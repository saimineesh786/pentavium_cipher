==> flow/design.v <==
module triv_key_stream_gen(keystream,iv,a1,b1,c1,clk);
	output reg [99:0] keystream;
	input [79:0] iv;
	input [92:0] a1 ;
	input [83:0] b1 ;
	input [110:0] c1 ;
	input clk; 
	reg [92:0] a ;
	reg [83:0] b ;
	reg [110:0] c ;
	reg t1,t2,t3;
	integer i=1;
	always @ (posedge clk)
	begin
		if(i <= 100)
		begin
			if(i == 1)
			begin
				a[92:0] = a1[92:0];
				b[83:0] = b1[83:0];
				c[110:0] = c1[110:0];
			end
			t1 = a[65] ^ a[92];
			t2 = b[68] ^ b[83];
			t3 = c[65] ^ c[110];
			keystream[i-1] = t1 ^ t2 ^ t3;
			t1 = t1 ^ (a[90] & a[91]) ^ b[76];
			t2 = t2 ^ (b[81] & b[82]) ^ c[87];
			t3 = t3 ^ (c[109] & c[110]) ^ a[68];
			a[92:1] = a[91:0] ;
			b[83:1] = b[82:0] ;
			c[110:1] = c[109:0] ;
			a[0] = t3 ;
			b[0] = t1 ;
			c[0] = t2 ;
		end
		i = i + 1;
	end
endmodule
module trivium_keystream_generation(keystream,iv,clk);
	output [99:0] keystream ;
	input [79:0] iv ;
	input clk ;
	reg [79:0] key ;
	reg [92:0] a ;
	reg [83:0] b ;
	reg [110:0] c ;
	triv_key_stream_gen k1 (keystream,iv,a,b,c,clk) ;
	always @ ( iv )
	begin
		key[79:0] = 80'b10011001001110101010011011110100101100111011000010111110101001100000001101110100 ;
		a[79:0] = key[79:0] ;
		a[92:80] = 0 ;
		b[79:0] = iv[79:0] ;
		b[83:80] = 0 ;
		c[107:0] = 0 ;
		c[110:108] = 3'b111 ;
	end
endmodule
### Step by step through the tools: trivium_keystream_generation

The steps from the RTL of trivium_keystream_generation to its reports follow in flow order.
Lines are those of the file above, counted from 1.
Operators: Yosys type, input widths -> output width; for muxes data width and select width s.
Cell names lack the library's common part.
The mark - stands for no value.

| design | value |
|---|---|
| top | trivium_keystream_generation |
| clock input | clk |
| cell library | sky130hd |
| timing corner | tt_025C_1v80 |

### Elaborated design

Yosys after proc, flatten, opt, wreduce and memory -nomap, before mapping. Memory bits, and registers merged into a memory's read port (data or address), are not among the register bits. Print and check cells are not counted. Equal cells are merged and count once.

| word-level totals | value |
|---|---|
| bits of input ports | 81 |
| elaborated cells | 38 |
| bits in registers | 420 |

| operators by class | value |
|---|---|
| equality and inequality tests | 1 |
| multiplexer cells | 6 |
| add/subtract/negate cells | 3 |
| bitwise logic cells | 17 |
| $lt $le $gt $ge | 1 |
| shift-type cells | 2 |

Operator list:

| cell | number |
|---|---|
| $mux 111 | 2 |
| $mux 93 | 2 |
| $mux 84 | 2 |
| $shift 1x33->100 | 1 |
| $shift 1x33->100 const A | 1 |
| $and 100x100->100 | 1 |
| $or 100x100->100 | 1 |
| $not 100->100 | 1 |
| $neg 32->33 | 1 |
| $add 32x2->32 const B | 1 |
| $sub 32x2->32 const B | 1 |
| $eq 32x2->1 const B | 1 |
| $le 32x8->1 const B | 1 |
| $xor 1x1->1 | 11 |
| $and 1x1->1 | 3 |

### Longest topological paths

Longest topological path by Yosys (ltp), each cell counted once; first at word level (registers and memories cut), then after technology mapping (sequential cells cut; the memories' decode and read muxes count).

| depth | value |
|---|---|
| depth in word-level cells | 8 |
| ABC_AREA | 0 |
| depth in mapped cells | 17 |

### Netlist

The flow's flattened synthesis, as Yosys stat reports it; memories are mapped. The netlist is that of the ABC_AREA named above (0 if unset); the other value can give another one.
The area totals of this step are shown rounded.

Cells by type:

| cell | number |
|---|---|
| edfxtp_1 | 388 |
| nand2_1 | 363 |
| nor4_2 | 104 |
| mux2_1 | 101 |
| and2_1 | 167 |
| dfxtp_1 | 32 |
| xnor2_1 | 55 |
| nand3_1 | 62 |
| clkbuf_1 | 80 |
| nand2b_1 | 44 |
| nor2_1 | 66 |
| xor2_1 | 25 |
| buf_8 | 10 |
| nand4_1 | 17 |
| and4_1 | 11 |
| nor4_1 | 15 |
| buf_4 | 12 |
| o21ai_0 | 17 |

Not listed: further types 58, cells in them 192.

| mapped netlist | value |
|---|---|
| mapped area | 21030 sq um |
| mapped flip-flops | 420 |
| standard cells after synthesis | 1761 |

The figures by module come from a second, unflattened synthesis with its own total; it is not the netlist above.

| unflattened totals | value |
|---|---|
| cells (unflattened synthesis) | 2217 |
| area total of the unflattened synthesis | 21630 sq um |

Rows give one instance, submodules left out.

By module:

| module | cells | times used | sequential area (sq um) | area (sq um) |
|---|---|---|---|---|
| triv_key_stream_gen | 2215 | 1 | 12290 | 21620 |
| trivium_keystream_generation | 2 | 1 | 0.0 | 7.5 |

### Worst setup path after synthesis

Path of least setup slack by OpenSTA after synthesis, without wires, with an ideal clock, recovery checks aside; 20% of the period is set as input and as output delay. Where synthesis merged equal registers, the netlist keeps one of their names.

| timing path post-synthesis | value |
|---|---|
| path kind | reg2reg |
| start point | register k1.i[0] |
| end point | register k1.a[0] |
| path delay | 9.908 ns |
| clock period | 14.9 ns |
| stages on the path | 8 |
| arrival | 9.157 ns |
| buffers on the path | 2 |
| slack | 4.992 ns |
| period reached after synthesis | 9.908 ns |

"path delay" is the arrival time less input delay plus setup time.
"stages on the path" counts driving pins, that of a launching flip-flop among them; a cell with two outputs on the path counts twice.
"period reached after synthesis" is the clock period less the worst setup slack; recovery checks do not enter. This is arithmetic on one report: input and output delays are still those of the set period (20% each).
The rows between start and end are the longest chain of elaborated cells between them; the timing report does not say that the signal goes this way. Where chains are equally long, one stands for them.
Each line given opens the expression or statement behind the cell; cells for indexed reads and writes are added by Yosys, which also makes memories of some case tables.
Only ways into the end's enable, where the timed path ends, are counted here.

| between the ends, post-synthesis | value |
|---|---|
| cell sequence | dfxtp_1 > clkbuf_1 > inv_1 > ha_1 > clkbuf_1 > o21ai_0 > a31oi_1 > a21o_1 |
| length of the longest elaborated chain | 1 |
| elaborated cells on any way between the ends | 1 |
| RTL lines with such cells | 1 |
| those cells by class | compare (1) |

RTL lines, path post-synthesis:

| element | line | RTL |
|---|---|---|
| from (decl) | 12 | `integer i=1;` |
| from (assign) | 37 | `i = i + 1;` |
| $le 32x8->1 | 15 | `if(i <= 100)` |
| to (assign) | 19 | `a[92:0] = a1[92:0];` |
| to (assign) | 33 | `a[0] = t3 ;` |
| to (decl) | 8 | `reg [92:0] a ;` |

### Path in the finished layout

Path of least setup slack in the final report of run 1 (OpenROAD, finished layout, wires in). Where an end is a register, its clock arrival counts in the times.

| timing path after layout | value |
|---|---|
| path kind | reg2reg |
| start point | register k1.i[0] |
| end point | register k1.keystream[54] |
| arrival | 6.55 ns |
| clock period | 8.26 ns |
| stages on the path | 15 |
| buffers on the path | 2 |
| slack | 2.01 ns |

The rows between start and end are the longest chain of elaborated cells between them; the timing report does not say that the signal goes this way. Where chains are equally long, one stands for them.
Lines with a computed index may be missing from the assigning lines.

| between the ends, after layout | value |
|---|---|
| cell sequence | dfxtp_1 > inv_1 > ha_1 > or4b_4 > nor4_2 > xnor2_1 > nand3_1 > nor4_2 > nand3_1 > a221o_1 > nand4_1 > buf_4 > buf_4 > nor4_2 > mux2_1 |
| length of the longest elaborated chain | 8 |
| elaborated cells on any way between the ends | 20 |
| RTL lines with such cells | 6 |
| those cells by class | add/sub (2); compare (1); eq/ne (1); shift (2); mux (6); logic (8) |

RTL lines, path after layout:

| element | line | RTL |
|---|---|---|
| from (decl) | 12 | `integer i=1;` |
| from (assign) | 37 | `i = i + 1;` |
| $eq 32x2->1 | 17 | `if(i == 1)` |
| $mux 93 | 17 |  |
| $mux 93 | 15 | `if(i <= 100)` |
| $xor 1x1->1 | 23 | `t1 = a[65] ^ a[92];` |
| $xor 1x1->1 x2 | 26 | `keystream[i-1] = t1 ^ t2 ^ t3;` |
| $shift 1x33->100 | 26 |  |
| $or 100x100->100 | 26 |  |
| to (decl) | 2 | `output reg [99:0] keystream;` |

Ticket comment

Below are 2 stored runs of the flow (Yosys, OpenROAD; platform sky130hd) on trivium_keystream_generation, each with its settings and what was measured, unordered. Constraints: input delay and output delay 20% of the set period each, output load 0.01 pF.
"achieved clock period": clock period set for the run, less the worst setup slack. It is reckoned from that one timing run; input and output delays stay at 20% of the period that was set.
By "critical setup path time" is meant the share of the clock period that the worst setup path is allowed (20% is reserved at inputs, 20% at outputs), minus its slack. Clock arrival times at its registers enter into it.
"power consumption": no workload was simulated; the value follows from the tool's default switching activity.
The results are shown rounded.
Among the settings, n/a means not set for that run.

| run | period_ns | CORE_UTILIZATION | PLACE_DENSITY_LB_ADDON | CORE_ASPECT_RATIO | CORE_MARGIN | ABC_AREA | CTS_CLUSTER_DIAMETER | CAP_MARGIN | MIN_ROUTING_LAYER | SLEW_MARGIN | SETUP_SLACK_MARGIN | chip area in the Yosys report (sq um) | die area (sq um) | standard-cell area of the final layout (sq um) | setup slack of the worst path (ns) | power consumption (mW) | achieved clock period (ns) | critical setup path time (ns) | worst setup path type |
|---|---|---|---|---|---|---|---|---|---|---|---|---|---|---|---|---|---|---|---|
| run 1 | 8.26 | 49 | 0.21 | 1.28 | 2 | 0 | 384 | 15 | met2 | 20 | n/a | 21030 | 44600 | 24470 | 2.014 | 4.280 | 6.246 | 6.25 | reg2reg |
| run 2 | 11.9 | 40 | n/a | n/a | 2 | n/a | n/a | 20 | n/a | 20 | 2.28 | 21030 | 54420 | 24700 | 5.622 | 2.999 | 6.278 | 6.28 | reg2reg |
